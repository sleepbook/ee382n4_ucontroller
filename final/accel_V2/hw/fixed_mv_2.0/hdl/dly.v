==> flow/design.v <==
`timescale 1ns / 1ps
module dly # (
    parameter integer DATA_WIDTH = 18,
    parameter integer CYC_DLY = 1
)
(
    input wire clk,
    input wire rstn,
    input wire [DATA_WIDTH-1:0] din,
    output wire [DATA_WIDTH-1:0] dout
    );
    reg [DATA_WIDTH-1:0] dlys [CYC_DLY-1:0];
    always @ (posedge clk)
    begin
        if(1'b0 == rstn)
        begin
            dlys[0][DATA_WIDTH-1:0] <= {DATA_WIDTH{1'b0}};
        end
        else
        begin
            dlys[0][DATA_WIDTH-1:0] <= din[DATA_WIDTH-1:0];
        end
    end
    genvar i;
    generate
    for(i = 1; i < CYC_DLY; i = i + 1)
    begin
        always @ (posedge clk)
        begin
            if(1'b0 == rstn)
            begin
                dlys[i][DATA_WIDTH-1:0] <= {DATA_WIDTH{1'b0}};
            end
            else
            begin
                dlys[i][DATA_WIDTH-1:0] <= dlys[i-1][DATA_WIDTH-1:0];
            end
        end
    end
    endgenerate
    assign dout = dlys[CYC_DLY-1][DATA_WIDTH-1:0];
endmodule
Step by step through the tools: dly
The steps from the RTL of dly to its reports follow in flow order.
Line numbers count from 1 in the design file above.
{ "setup": {"top": "dly", "clock_port": "clk", "library": "sky130hd", "lib_corner": "tt_025C_1v80"} }

Word-level counts
Counts by Yosys on the flattened word-level netlist (proc, flatten, opt, wreduce). Print and check cells are left out. Cells with the same type and inputs are merged into one.
{ "bits": {"elab_cells": 1, "inputBits": 20, "out_inout_bits": 18, "reg_bits": 18} }

Depth
Depth = most cells in a row (Yosys ltp): at word level without a register or memory, in the mapped netlist without a sequential cell, where the memories' decode and read muxes count.
{ "logic_depth": {"depth_word": 0, "ABC_AREA": 1, "depth_mapped": 4, "ltp_nobuf": 2} }

Mapped cells and area
The flow's flattened synthesis, as Yosys stat reports it; memories are mapped. The netlist is that of the ABC_AREA named above (0 if unset); the other value can give another one.
Totals and module areas in this step are rounded.
{ "mapped": {"seq_area_um2": 360, "yosys_area_um2": 529, "cells": 56, "flip_flops": 18, "buf_cells": 2} }
{ "types": {"columns": ["cell", "count", "area_total_um2"], "rows": [
  ["sky130_fd_sc_hd__dfxtp_1", 18, 360.346],
  ["sky130_fd_sc_hd__inv_1", 18, 67.565],
  ["sky130_fd_sc_hd__nand2_1", 17, 63.811],
  ["sky130_fd_sc_hd__buf_12", 1, 20.019],
  ["sky130_fd_sc_hd__buf_6", 1, 11.261],
  ["sky130_fd_sc_hd__nand2_2", 1, 6.256]
]} }

Timing after synthesis
Source: OpenSTA report_checks on the synthesized netlist (no wires, ideal clock, input and output delay 20% of the period each), path of least setup slack; recovery checks are left aside. Register names are those of the netlist, which keeps one name where synthesis merged equal registers.
{ "synth_path": {"kind": "input -> register", "start": "input rstn", "end": "register dlys[0][10]", "period_ps": 508, "setup_ps": 109, "t_required_ps": 399, "arrival_ps": 413, "slack_ps": -14, "path_stages": 4, "in_delay_ps": 102, "path_delay_ps": 420, "n_path_buf": 2, "launch_ps": 102, "period_less_setup_slack_ps": 522} }
"path_delay_ps" is the arrival time less input delay plus setup time.
"path_stages": output pins that drive a net of the path, with the launching flip-flop's if there is one; two outputs of one cell count as two.
"period_less_setup_slack_ps" = period - worst setup slack (recovery checks aside). The figure is calculated, with input and output delays left at 20% of the set period.
{ "synth_between": {"path_cell_list": "sky130_fd_sc_hd__buf_6 sky130_fd_sc_hd__buf_12 sky130_fd_sc_hd__nand2_1 sky130_fd_sc_hd__inv_1", "elab_chain_len": 0, "cone_cells": 0, "cone_lines": 0} }
{ "synth_lines": {"columns": ["item", "line_no", "rtl"], "rows": [
  ["from (decl)", 8, "input wire rstn,"],
  ["to (assign)", 17, "dlys[0][DATA_WIDTH-1:0] <= {DATA_WIDTH{1'b0}};"],
  ["to (assign)", 21, "dlys[0][DATA_WIDTH-1:0] <= din[DATA_WIDTH-1:0];"],
  ["to (decl)", 12, "reg [DATA_WIDTH-1:0] dlys [CYC_DLY-1:0];"]
]} }

==> results <==
Module dly, platform sky130hd: 2 stored runs of the flow (Yosys, OpenROAD) with differing settings, in no particular order. Input and output delays are each 20% of the period that was set; the output load is 0.01 pF.
[
  {
    "run": "stored run 1",
    "settings": { "period_ns": 0.488, "CORE_UTILIZATION": 63, "PLACE_DENSITY_LB_ADDON": 0.22, "CORE_MARGIN": 2, "CELL_PAD_IN_SITES_GLOBAL_PLACEMENT": 2, "TNS_END_PERCENT": 45, "ABC_AREA": 1, "GPL_ROUTABILITY_DRIVEN": 1, "CAP_MARGIN": 25, "MIN_ROUTING_LAYER": "met2", "SLEW_MARGIN": 20 },
    "outcome": "no results, floorplanning failed with PDN-0185"
  },
  {
    "run": "stored run 2",
    "settings": { "period_ns": 0.781, "CORE_UTILIZATION": 49, "SETUP_SLACK_MARGIN": 0.12, "PLACE_DENSITY_LB_ADDON": 0.19, "CORE_ASPECT_RATIO": 0.81, "ABC_AREA": 1, "GPL_TIMING_DRIVEN": 1, "CTS_CLUSTER_DIAMETER": 240, "CAP_MARGIN": 35, "CORE_MARGIN": 2, "SLEW_MARGIN": 20 },
    "outcome": "no results, floorplanning failed with PDN-0185"
  }
]
